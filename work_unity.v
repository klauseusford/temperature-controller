==> flow/design.v <==
module work_unity(data_changing,data_warn,ds_data,data_get_complete,p_para,i_para,d_para,heater_open,fan_open,work_c,high_len);
input data_changing;  
input [11:0]data_warn;		
input	[11:0]ds_data;  		
input data_get_complete;	
input [9:0]p_para;			
input [9:0]i_para;
input [9:0]d_para;
output reg heater_open;   
output reg fan_open;      
output reg work_c;       
output reg signed[15:0]high_len;	
parameter state_0  = 0;
parameter state_1  = 1;
parameter state_2  = 2;
parameter state_3  = 3;
parameter state_4  = 4;
parameter state_5  = 5;
parameter state_6  = 6;
parameter state_7  = 7;
parameter state_8  = 8;
parameter state_9  = 9;
parameter state_10  = 10;
parameter state_11  = 11;
parameter state_12  = 12;
parameter state_13  = 13;
parameter state_14  = 14;
parameter state_15  = 15;
always @(posedge data_get_complete)
begin
   if(!data_changing) 
	begin
      temp_cont;      
   end
	else					
	begin			
	    heater_open<=0;
		 contCMD<=0;
		 work_c<=0;
		 hter_error<=0;
		 hter_perror<=0;
		 hter_esum<=0;
		 hter_d<=0;
		 high_len<=0;
	end
end
reg signed[15:0]hter_error;    
reg signed[15:0]hter_perror; 	 
reg signed[15:0]hter_esum;     
reg signed[15:0]hter_d;
task heater_get;
begin
	hter_perror=hter_error;
	if(data_warn>ds_data)
		hter_error=data_warn-ds_data;
	else
	   begin
		    hter_error=ds_data-data_warn;
          hter_error=hter_error*(-1);			 
		end
	if(hter_error<0)
	   begin
	      high_len<=0;
	   end
	else if(hter_error>0)
	      high_len<=1000;
			else
				begin	
				if(hter_error>=2)
					begin
						hter_esum=hter_error+hter_esum;
						end
				hter_d=hter_error-hter_perror;
				high_len=hter_error*p_para+hter_esum*i_para/3+hter_d*d_para*100; 
				if(high_len>1000)
					begin
						high_len=15'd1000;
					end
				else if(high_len<0)
						begin	   
							high_len=15'd0;
						end	
			end
end
endtask
reg [3:0]contCMD;
reg [15:0]Count20000;
reg [11:0]Count1000;
reg [3:0]Count50;
reg [11:0]cont_fin;
reg [3:0]judge;
task temp_cont;
begin
      case(contCMD)
		state_0:
		begin
		   work_c<=0;
			fan_open<=0;
			if(data_warn>(ds_data+12'd10)||ds_data>(data_warn+12'd10)) contCMD<=state_1;
		end
		state_1:
		begin
		   work_c<=1;
		   if(ds_data==data_warn) contCMD<=state_2;
			heater_get;
		   if(ds_data>data_warn+1)
         begin		
 	   	   fan_open<=1;
				heater_open<=0;
         end
			else 
			    begin
			       fan_open<=0;
					 heater_open<=1;
			    end
		end
		state_2:
		begin
		   if(ds_data==data_warn)
			   begin
				   if(judge==16)
					   contCMD<=state_3;
					else
					   judge<=judge+1;
			   end
			else
			   begin
			      contCMD<=state_1;
			   end
		end
		state_3:
		begin
		   if(ds_data==data_warn)
			   begin
				   contCMD<=state_0;
					work_c<=0;
			   end
			else
			   begin
			      contCMD<=state_1;
			   end
		end
		endcase
end
endtask
endmodule 
==> Tool chain data of work_unity <==
Tool output for the design above, in the order of the flow.
Lines are those of the file above, counted from 1.
Operators carry their Yosys type and port widths (W data, S select, Z words).
{ "setup": {"top": "work_unity", "clock_port": "data_get_complete", "cell_library": "sky130hd", "corner": "tt_025C_1v80"} }

==> Word level <==
Counts by Yosys on the flattened word-level netlist (proc, flatten, opt, wreduce; memories kept). Register bits leave out memories and registers merged into their read ports (data or address). Print and check cells are left out. Cells with the same type and inputs are merged into one.
{ "word_totals": {"regBits": 55, "out_inout_bits": 19, "word_cells": 73} }
{ "op_classes": {"add_sub_neg": 10, "n_mul": 4, "n_div": 1, "compare": 9, "equal": 8, "n_mux": 22, "logic": 3, "n_reduce_logical": 9} }
{ "op_table": {"columns": ["operator", "n"], "rows": [
  ["$mul A16 B10 Y26", 2],
  ["$mux W16", 12],
  ["$mul A16 B10 Y16", 1],
  ["$mul A26 B5 Y14 const B", 1],
  ["$div A32 B2 Y32 const B", 1],
  ["$add A16 B16 Y16", 3],
  ["$gt A12 B12 Y1", 3],
  ["$lt A16 B1 Y1 const B", 2],
  ["$sub A12 B12 Y13", 2],
  ["$add A12 B4 Y12 const B", 2],
  ["$neg A13 Y16", 1],
  ["$gt A16 B1 Y1 const B", 1],
  ["$gt A16 B11 Y1 const B", 1],
  ["$sub A16 B16 Y16", 1],
  ["$ge A16 B3 Y1 const B", 1],
  ["$pmux W4 S4", 1],
  ["$add A12 B1 Y13 const B", 1],
  ["$gt A12 B13 Y1", 1],
  ["$eq A12 B12 Y1", 1],
  ["$mux W4", 3],
  ["$ne A2 B2 Y1 const B", 4],
  ["$eq A4 B2 Y1 const B", 2],
  ["$reduce_and A2 Y1", 2],
  ["$eq A4 B1 Y1 const B", 1],
  ["$logic_not A4 Y1", 1],
  ["$reduce_and A4 Y1", 1],
  ["$reduce_bool A4 Y1", 1],
  ["$mux W1", 4]
]} }
Other operator kinds: 7; their cells: 9.

==> Depth <==
Longest topological path by Yosys (ltp), each cell counted once; first at word level (registers and memories cut), then after technology mapping (sequential cells cut; the memories' decode and read muxes count).
{ "depth": {"word_depth": 20, "abc_area": 0, "depth_mapped": 116} }

==> Synthesis result <==
The flow's flattened synthesis, as Yosys stat reports it; memories are mapped. The netlist is that of the ABC_AREA named above (0 if unset); the other value can give another one.
{ "by_type": {"columns": ["cell", "n", "area_total_um2"], "rows": [
  ["sky130_fd_sc_hd__fa_1", 275, 5505.28],
  ["sky130_fd_sc_hd__ha_1", 240, 3002.88],
  ["sky130_fd_sc_hd__xnor2_1", 155, 1.36E+03],
  ["sky130_fd_sc_hd__inv_1", 322, 1.21E+03],
  ["sky130_fd_sc_hd__nand2_1", 274, 1.03E+03],
  ["sky130_fd_sc_hd__and2_1", 161, 1.01E+03],
  ["sky130_fd_sc_hd__dfxtp_1", 50, 1000.96],
  ["sky130_fd_sc_hd__a21oi_1", 117, 585.562],
  ["sky130_fd_sc_hd__nor2b_1", 68, 425.408],
  ["sky130_fd_sc_hd__o21ai_0", 85, 425.408],
  ["sky130_fd_sc_hd__xor2_1", 48, 420.403],
  ["sky130_fd_sc_hd__nor2_1", 111, 416.65],
  ["sky130_fd_sc_hd__a21o_1", 55, 412.896],
  ["sky130_fd_sc_hd__mux2i_1", 27, 270.259],
  ["sky130_fd_sc_hd__clkbuf_1", 68, 255.245],
  ["sky130_fd_sc_hd__o21bai_1", 30, 225.216],
  ["sky130_fd_sc_hd__nor3_1", 40, 200.192],
  ["sky130_fd_sc_hd__nand2b_1", 31, 193.936]
]} }
Not listed: further types 79, cells in them 347.
{ "mapped": {"mapped_cells": 2504, "mapped_area_um2": 20692.3, "sequential_area_um2": 1031.0, "ff_cells": 51} }

==> Path before layout <==
OpenSTA on the mapped netlist: ideal clock, no wires. The path of least setup slack (recovery checks aside). Input and output delay are each 20% of the period. Register names are those of the netlist, which keeps one name where synthesis merged equal registers.
{ "synth_path": {"path_kind": "input to register", "startpoint": "in data_warn[3]", "endpoint": "reg high_len[5]", "clock_period_ps": 34600, "input_delay_ps": 6920, "setup_ps": 117, "t_first_pin_ps": 6920, "arrival_time_ps": 27755, "setup_slack_ps": 6728, "path_delay_ps": 20952, "stages": 108, "synth_period_reached_ps": 27872} }
"path_delay_ps" = arrival - input delay + setup time.
"stages" counts driving pins, that of a launching flip-flop among them; a cell with two outputs on the path counts twice.
"synth_period_reached_ps" is the clock period less the worst setup slack; recovery checks do not enter. This is arithmetic on one report: input and output delays are still those of the set period (20% each).
The rows between start and end are the longest chain of elaborated cells between them; the timing report does not say that the signal goes this way. Where chains are equally long, one stands for them.
Each line given opens the expression or statement behind the cell; cells for indexed reads and writes are added by Yosys, which also makes memories of some case tables.
{ "synth_via": {"cell_sequence": "sky130_fd_sc_hd__clkbuf_1 -> sky130_fd_sc_hd__inv_1 -> sky130_fd_sc_hd__ha_1 -> sky130_fd_sc_hd__clkbuf_1 -> sky130_fd_sc_hd__a21o_1 -> sky130_fd_sc_hd__a21o_1 -> sky130_fd_sc_hd__a21oi_1 -> sky130_fd_sc_hd__o21bai_1 -> sky130_fd_sc_hd__a21o_1 -> sky130_fd_sc_hd__a21o_1 -> sky130_fd_sc_hd__a21o_1 -> sky130_fd_sc_hd__a21oi_1 -> sky130_fd_sc_hd__nor2b_1 -> sky130_fd_sc_hd__o21ai_1 -> sky130_fd_sc_hd__clkbuf_1 -> sky130_fd_sc_hd__nor2_1 -> sky130_fd_sc_hd__a21oi_1 -> sky130_fd_sc_hd__xnor2_1 -> (+72 left out) -> sky130_fd_sc_hd__nor2b_1 -> sky130_fd_sc_hd__o21a_1 -> sky130_fd_sc_hd__o21a_1 -> sky130_fd_sc_hd__o21a_1 -> sky130_fd_sc_hd__nor2_1 -> sky130_fd_sc_hd__xnor2_1 -> sky130_fd_sc_hd__xnor2_1 -> sky130_fd_sc_hd__xnor2_1 -> sky130_fd_sc_hd__xnor2_1 -> sky130_fd_sc_hd__xnor2_1 -> sky130_fd_sc_hd__xnor2_1 -> sky130_fd_sc_hd__xnor2_1 -> sky130_fd_sc_hd__xnor2_1 -> sky130_fd_sc_hd__xnor2_1 -> sky130_fd_sc_hd__nor2b_1 -> sky130_fd_sc_hd__a21oi_1 -> sky130_fd_sc_hd__o21ai_0 -> sky130_fd_sc_hd__a22o_1", "elab_chain_cells": 20, "cells_between": 30, "cone_lines": 14, "cone_classes": "add/sub: 7; mul: 4; div: 1; compare: 6; mux: 12"} }
{ "synth_lines": {"columns": ["item", "line_no", "source"], "rows": [
  ["start: declaration", 3, "input [11:0]data_warn;"],
  ["$sub A12 B12 Y13", 58, "hter_error=ds_data-data_warn;"],
  ["$neg A13 Y16", 59, "hter_error=hter_error*(-1);"],
  ["$mux W16", 54, "if(data_warn>ds_data)"],
  ["$mux W16", 94, "case(contCMD)"],
  ["$mux W16", 31, "if(!data_changing)"],
  ["$ge A16 B3 Y1", 69, "if(hter_error>=2)"],
  ["$mux W16", 69, null],
  ["(+5 left out)", null, null],
  ["$div A32 B2 Y32", 74, "high_len=hter_error*p_para+hter_esum*i_para/3+hter_d*d_para*100;"],
  ["$add A16 B16 Y16 x2", 74, null],
  ["$lt A16 B1 Y1", 79, "else if(high_len<0)"],
  ["$mux W16", 79, null],
  ["$mux W16", 75, "if(high_len>1000)"],
  ["$mux W16", 65, "else if(hter_error>0)"],
  ["$mux W16", 61, "if(hter_error<0)"],
  ["end: assignment", 44, "high_len<=0;"],
  ["end: declaration", 12, "output reg signed[15:0]high_len;"]
]} }

==> Worst path after layout <==
From the final timing report of run 1: the path of least setup slack in the routed layout; clock arrival at registers is part of the times.
The path's times are printed in steps of 10 ps; the period is the one set.
{ "layout_path": {"path_kind": "input to register", "startpoint": "in data_warn[1]", "endpoint": "reg high_len[8]", "clock_period_ps": 39900, "input_delay_ps": 7980, "setup_ps": 100, "t_first_pin_ps": 7980, "arrival_time_ps": 32950, "setup_slack_ps": 7170, "stages": 109} }
The rows between start and end are the longest chain of elaborated cells between them; the timing report does not say that the signal goes this way. Where chains are equally long, one stands for them.
{ "layout_via": {"cell_sequence": "sky130_fd_sc_hd__clkdlybuf4s50_1 -> sky130_fd_sc_hd__inv_1 -> sky130_fd_sc_hd__ha_1 -> sky130_fd_sc_hd__a21oi_1 -> sky130_fd_sc_hd__o21bai_1 -> sky130_fd_sc_hd__a21o_1 -> sky130_fd_sc_hd__a21o_1 -> sky130_fd_sc_hd__a21oi_1 -> sky130_fd_sc_hd__o21bai_1 -> sky130_fd_sc_hd__a21o_1 -> sky130_fd_sc_hd__a21o_1 -> sky130_fd_sc_hd__a21o_1 -> sky130_fd_sc_hd__a21oi_1 -> sky130_fd_sc_hd__nor2b_1 -> sky130_fd_sc_hd__o21ai_1 -> sky130_fd_sc_hd__buf_4 -> sky130_fd_sc_hd__nor2_1 -> sky130_fd_sc_hd__a21oi_1 -> (+73 left out) -> sky130_fd_sc_hd__nor2b_1 -> sky130_fd_sc_hd__o21a_1 -> sky130_fd_sc_hd__o21a_1 -> sky130_fd_sc_hd__o21a_1 -> sky130_fd_sc_hd__nor2_1 -> sky130_fd_sc_hd__xnor2_1 -> sky130_fd_sc_hd__xnor2_1 -> sky130_fd_sc_hd__xnor2_1 -> sky130_fd_sc_hd__xnor2_1 -> sky130_fd_sc_hd__xnor2_1 -> sky130_fd_sc_hd__xnor2_1 -> sky130_fd_sc_hd__xnor2_1 -> sky130_fd_sc_hd__xnor2_1 -> sky130_fd_sc_hd__xnor2_1 -> sky130_fd_sc_hd__nor2b_1 -> sky130_fd_sc_hd__a21oi_1 -> sky130_fd_sc_hd__o21ai_0 -> sky130_fd_sc_hd__a22o_1", "elab_chain_cells": 20, "cells_between": 30, "cone_lines": 14, "cone_classes": "add/sub: 7; mul: 4; div: 1; compare: 6; mux: 12"} }
{ "layout_lines": {"columns": ["item", "line_no", "source"], "rows": [
  ["start: declaration", 3, "input [11:0]data_warn;"],
  ["$sub A12 B12 Y13", 58, "hter_error=ds_data-data_warn;"],
  ["$neg A13 Y16", 59, "hter_error=hter_error*(-1);"],
  ["$mux W16", 54, "if(data_warn>ds_data)"],
  ["$mux W16", 94, "case(contCMD)"],
  ["$mux W16", 31, "if(!data_changing)"],
  ["$ge A16 B3 Y1", 69, "if(hter_error>=2)"],
  ["$mux W16", 69, null],
  ["(+5 left out)", null, null],
  ["$div A32 B2 Y32", 74, "high_len=hter_error*p_para+hter_esum*i_para/3+hter_d*d_para*100;"],
  ["$add A16 B16 Y16 x2", 74, null],
  ["$lt A16 B1 Y1", 79, "else if(high_len<0)"],
  ["$mux W16", 79, null],
  ["$mux W16", 75, "if(high_len>1000)"],
  ["$mux W16", 65, "else if(hter_error>0)"],
  ["$mux W16", 61, "if(hter_error<0)"],
  ["end: assignment", 44, "high_len<=0;"],
  ["end: declaration", 12, "output reg signed[15:0]high_len;"]
]} }

Hand-over note for work_unity

Module work_unity, platform sky130hd: 2 stored runs of the flow (Yosys, OpenROAD) with differing settings, in no particular order. Input and output delays are each 20% of the period that was set; the output load is 0.01 pF.
"period_reached_ps" = clock period - worst setup slack. The figure is calculated, with input and output delays left at 20% of the set period.
By "worst_path_allowed_less_slack_ps" is meant the share of the clock period that the worst setup path is allowed (20% is reserved at inputs, 20% at outputs), minus its slack. Clock arrival times at its registers enter into it.
"worst_path_allowed_less_slack_ps" is given in steps of 10 ps.
[
  {
    "run": "run 1",
    "settings": { "period_ns": 39.9, "CAP_MARGIN": 20, "CORE_MARGIN": 2, "CORE_UTILIZATION": 40, "SLEW_MARGIN": 20 },
    "results": { "yosys_chip_area_um2": 20692.3, "final_die_area_um2": 53566.8, "post_route_stdcell_area_um2": 22317.7, "utilization_pct": 43.6, "final_setup_ws_ps": 7173, "final_setup_tns_ps": 0, "timing.hold.ws_ps": 463, "period_reached_ps": 32727, "worst_path_allowed_less_slack_ps": 24750, "path_kind": "input to register" }
  },
  {
    "run": "run 2",
    "settings": { "period_ns": 19.4, "CORE_UTILIZATION": 52, "SETUP_SLACK_MARGIN": -1.27, "PLACE_DENSITY_LB_ADDON": 0.15, "HOLD_SLACK_MARGIN": 0.3, "GPL_TIMING_DRIVEN": 0, "CTS_CLUSTER_SIZE": 53, "CAP_MARGIN": 35, "SLEW_MARGIN": 40, "CORE_MARGIN": 2 },
    "results": { "yosys_chip_area_um2": 20692.3, "final_die_area_um2": 41404.1, "post_route_stdcell_area_um2": 24743.7, "utilization_pct": 62.6, "final_setup_ws_ps": -5501, "final_setup_tns_ps": -54703, "timing.hold.ws_ps": 449, "period_reached_ps": 24901, "worst_path_allowed_less_slack_ps": 21020, "path_kind": "input to register" }
  }
]

End of note.
